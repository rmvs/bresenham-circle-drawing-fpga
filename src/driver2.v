==> flow/design.v <==
`timescale 1ns / 1ps
module driver2(
      input wire clk_i,
      input wire rst_i,
      input wire pixel,
      output wire hsync,
      output wire vsync,
      output wire[10:0] x,
      output wire[10:0] y
    );
    reg [10:0] hcounter;
    reg [10:0] vcounter;
    assign hsync = (hcounter > 800 + 40 & hcounter < 800 + 40 + 128);
    assign vsync = ((vcounter > 600 + 1) & vcounter < 600 + 1 + 4);
    assign x = hcounter <= 800 ? hcounter : 800;
    assign y = vcounter <= 600 ? vcounter : 600;
    initial
    begin
        hcounter = 0;
        vcounter = 0;        
    end
    always @(posedge pixel)
    begin
            if(hcounter ==  1056)
            begin
                hcounter = 0;
                vcounter = vcounter + 1;
            end
            else
            begin
                hcounter = hcounter + 1;
            end
            if (vcounter ==  628)
            begin
                vcounter = 0;
            end
    end
endmodule
# Reports on driver2
# Tool output for the design above, in the order of the flow.
# Line numbers count from 1 in the design file above.
# Operators carry their Yosys type and port widths (W data, S select, Z words).
# Not given: -
[inputs]
design = "driver2"
clock = "pixel"
lib = "sky130hd"
lib_corner = "tt_025C_1v80"

# After elaboration
# Yosys after proc, flatten, opt, wreduce and memory -nomap, before mapping. Enables and synchronous resets that opt folds into registers are not counted as muxes. Memory bits, and registers merged into a memory's read port (data or address), are not among the register bits. Print and check cells are not counted. Equal cells are merged and count once.
[classes]
add_sub_neg = 2
n_mul = 0
div_mod_pow = 0
cmp = 6
eq_ne = 2
n_shift = 0
mux = 3
bitwise = 2
n_reduce_logical = 0
[op_table]
columns = ["cell", "n"]
rows = [
  ["$mux W11", 3],
  ["$add A11 B1 Y11 const B", 2],
  ["$gt A11 B10 Y1 const B", 2],
  ["$le A11 B10 Y1 const B", 2],
  ["$lt A11 B10 Y1 const B", 2],
  ["$eq A11 B10 Y1 const B", 1],
  ["$eq A11 B11 Y1 const B", 1],
  ["$and A1 B1 Y1", 2],
]
[word_totals]
register_bits = 22
latch_bits = 0
ramBits = 0
rom_bits = 0
clocked_rd_ports_x_width = 0
mem_count = 0
in_bits = 3
out_inout_bits = 24
word_cells = 17

# Depth
# Yosys ltp: most cells in a row. Word level: on the elaborated netlist, between registers, memories and ports. Mapped: between sequential cells and ports; inverters and the memories' decode and read muxes count.
[logic_depth]
word_depth = 3
ABC_AREA = 0
depth_mapped = 8

# Synthesis result
# Source: synth_stat.txt of the flow (Yosys; design flattened, memories mapped). It holds for the ABC_AREA given above (unset counts as 0); a run with the other value may have another netlist.
# Totals and module areas in this step are rounded.
[mapped]
cells = 165
yosys_area_um2 = 1400
seqArea_um2 = 440
ffs = 22
buf_cells = 10
[by_type]
columns = ["cell_type", "n"]
rows = [
  ["sky130_fd_sc_hd__dfxtp_1", 22],
  ["sky130_fd_sc_hd__xnor2_1", 12],
  ["sky130_fd_sc_hd__and2_1", 13],
  ["sky130_fd_sc_hd__ha_1", 5],
  ["sky130_fd_sc_hd__xor2_1", 6],
  ["sky130_fd_sc_hd__nand3_1", 10],
  ["sky130_fd_sc_hd__nor4b_4", 2],
  ["sky130_fd_sc_hd__nand2b_1", 7],
  ["sky130_fd_sc_hd__nand4_1", 7],
  ["sky130_fd_sc_hd__nor2_1", 11],
  ["sky130_fd_sc_hd__a21oi_1", 8],
  ["sky130_fd_sc_hd__nand2_1", 10],
  ["sky130_fd_sc_hd__and3_1", 5],
  ["sky130_fd_sc_hd__or2_2", 4],
  ["sky130_fd_sc_hd__buf_4", 3],
  ["sky130_fd_sc_hd__inv_1", 6],
  ["sky130_fd_sc_hd__nand4_4", 1],
  ["sky130_fd_sc_hd__nor4_4", 1],
]
# Other cell types: 21; their cells: 32.

# Worst setup path after synthesis
# Path of least setup slack by OpenSTA after synthesis, without wires, with an ideal clock, recovery checks aside; 20% of the period is set as input and as output delay. Where synthesis merged equal registers, the netlist keeps one of their names.
[synth_path]
kind = "register to output"
start = "register vcounter[9]"
end = "output y[0]"
period_ps = 3640
out_delay_ps = 728
launch_ps = 0
t_arrival_ps = 1477
slack_ps = 1435
delay_ps = 1477
path_stages = 4
n_path_buf = 0
synth_period_reached_ps = 2205
# "delay_ps" is the arrival time less input delay plus setup time.
# A path that ends at an output port has no setup time.
# "path_stages" counts driving pins, that of a launching flip-flop among them; a cell with two outputs on the path counts twice.
# "synth_period_reached_ps" is the clock period less the worst setup slack; recovery checks do not enter. This is arithmetic on one report: input and output delays are still those of the set period (20% each).
# The rows between start and end are the longest chain of elaborated cells between them; the timing report does not say that the signal goes this way. Where chains are equally long, one stands for them.
# A line is the first line of the expression or statement that the cell stems from. Yosys adds cells for indexed reads and writes and turns some case tables into memories.
[synth_between]
cell_sequence = "sky130_fd_sc_hd__dfxtp_1 sky130_fd_sc_hd__or3b_2 sky130_fd_sc_hd__o41a_1 sky130_fd_sc_hd__and2_1"
elab_chain_cells = 2
[synth_rtl]
columns = ["item", "line_no", "rtl"]
rows = [
  ["from (decl)", 12, "reg [10:0] vcounter;"],
  ["from (assign)", 27, "vcounter = vcounter + 1;"],
  ["from (assign)", 35, "vcounter = 0;"],
  ["$le A11 B10 Y1", 16, "assign y = vcounter <= 600 ? vcounter : 600;"],
  ["$mux W11", 16, ""],
  ["to (decl)", 9, "output wire[10:0] y"],
]

# Path in the finished layout
# From the final timing report of record 1: the path of least setup slack in the routed layout; clock arrival at registers is part of the times.
# The path's times are printed in steps of 10 ps; the period is the one set.
[layout_path]
kind = "register to output"
start = "register hcounter[1]"
end = "output x[3]"
period_ps = 2400
out_delay_ps = 480
launch_ps = 260
t_arrival_ps = 1680
slack_ps = 240
path_stages = 10
n_path_buf = 2
# The rows between start and end are the longest chain of elaborated cells between them; the timing report does not say that the signal goes this way. Where chains are equally long, one stands for them.
[layout_between]
cell_sequence = "sky130_fd_sc_hd__dfxtp_2 sky130_fd_sc_hd__inv_2 sky130_fd_sc_hd__ha_4 sky130_fd_sc_hd__and2b_2 sky130_fd_sc_hd__o2bb2ai_2 sky130_fd_sc_hd__nand2_1 sky130_fd_sc_hd__a31oi_1 sky130_fd_sc_hd__buf_4 sky130_fd_sc_hd__and2_1 sky130_fd_sc_hd__buf_2"
elab_chain_cells = 2
[layout_rtl]
columns = ["item", "line_no", "rtl"]
rows = [
  ["from (decl)", 11, "reg [10:0] hcounter;"],
  ["from (assign)", 26, "hcounter = 0;"],
  ["from (assign)", 31, "hcounter = hcounter + 1;"],
  ["$le A11 B10 Y1", 15, "assign x = hcounter <= 800 ? hcounter : 800;"],
  ["$mux W11", 15, ""],
  ["to (decl)", 8, "output wire[10:0] x,"],
]

# 2 stored runs of driver2 in the flow (synthesis by Yosys, layout by OpenROAD, sky130hd cells), in arbitrary order. Constraints: input delay and output delay 20% of the set period each, output load 0.01 pF.
# "clock_period_reached_ps" means the clock period less the worst setup slack. The figure is calculated, with input and output delays left at 20% of the set period.
# "worst_path_allowed_less_slack_ps" = time allowed to the worst setup path (clock period - input delay - output delay, where it has them) - its slack; a late launch clock adds to it, a late capture clock takes from it.
# "power.total_mw" is the tool's figure for a default switching activity; nothing was simulated.
# "worst_path_allowed_less_slack_ps" is known to 10 ps.
# Values from the reports are rounded here.

[[run]]
name = "record 1"
[run.settings]
period_ns = 2.4
CORE_UTILIZATION = 23
SETUP_SLACK_MARGIN = 0.31
PLACE_DENSITY = 0.57
TNS_END_PERCENT = 15
CTS_CLUSTER_SIZE = 62
CTS_CLUSTER_DIAMETER = 216
SLEW_MARGIN = 40
CAP_MARGIN = 20
CORE_MARGIN = 2
[run.results]
synthArea_um2 = 1400
die_footprint_um2 = 6740
final_stdcell_area_um2 = 2020
fin_util_pct = 34.2
fin_ws_ps = 236
timing.setup.tns_ps = 0
worst_hold_slack_ps = 506
power.total_mw = 0.640
clock_period_reached_ps = 2164
worst_path_allowed_less_slack_ps = 1680
worst_setup_path_type = "register to output"

[[run]]
name = "record 2"
[run.settings]
period_ns = 2.11
CORE_UTILIZATION = 34
PLACE_DENSITY_LB_ADDON = 0.11
CELL_PAD_IN_SITES_GLOBAL_PLACEMENT = 0
TNS_END_PERCENT = 5
GPL_TIMING_DRIVEN = 1
CTS_CLUSTER_SIZE = 12
CTS_CLUSTER_DIAMETER = 194
CAP_MARGIN = 35
MIN_ROUTING_LAYER = "met2"
CORE_MARGIN = 2
SLEW_MARGIN = 20
[run.results]
synthArea_um2 = 1400
die_footprint_um2 = 4660
final_stdcell_area_um2 = 2010
fin_util_pct = 50.5
fin_ws_ps = -78
timing.setup.tns_ps = -651
worst_hold_slack_ps = 505
power.total_mw = 0.827
clock_period_reached_ps = 2188
worst_path_allowed_less_slack_ps = 1770
worst_setup_path_type = "register to output"
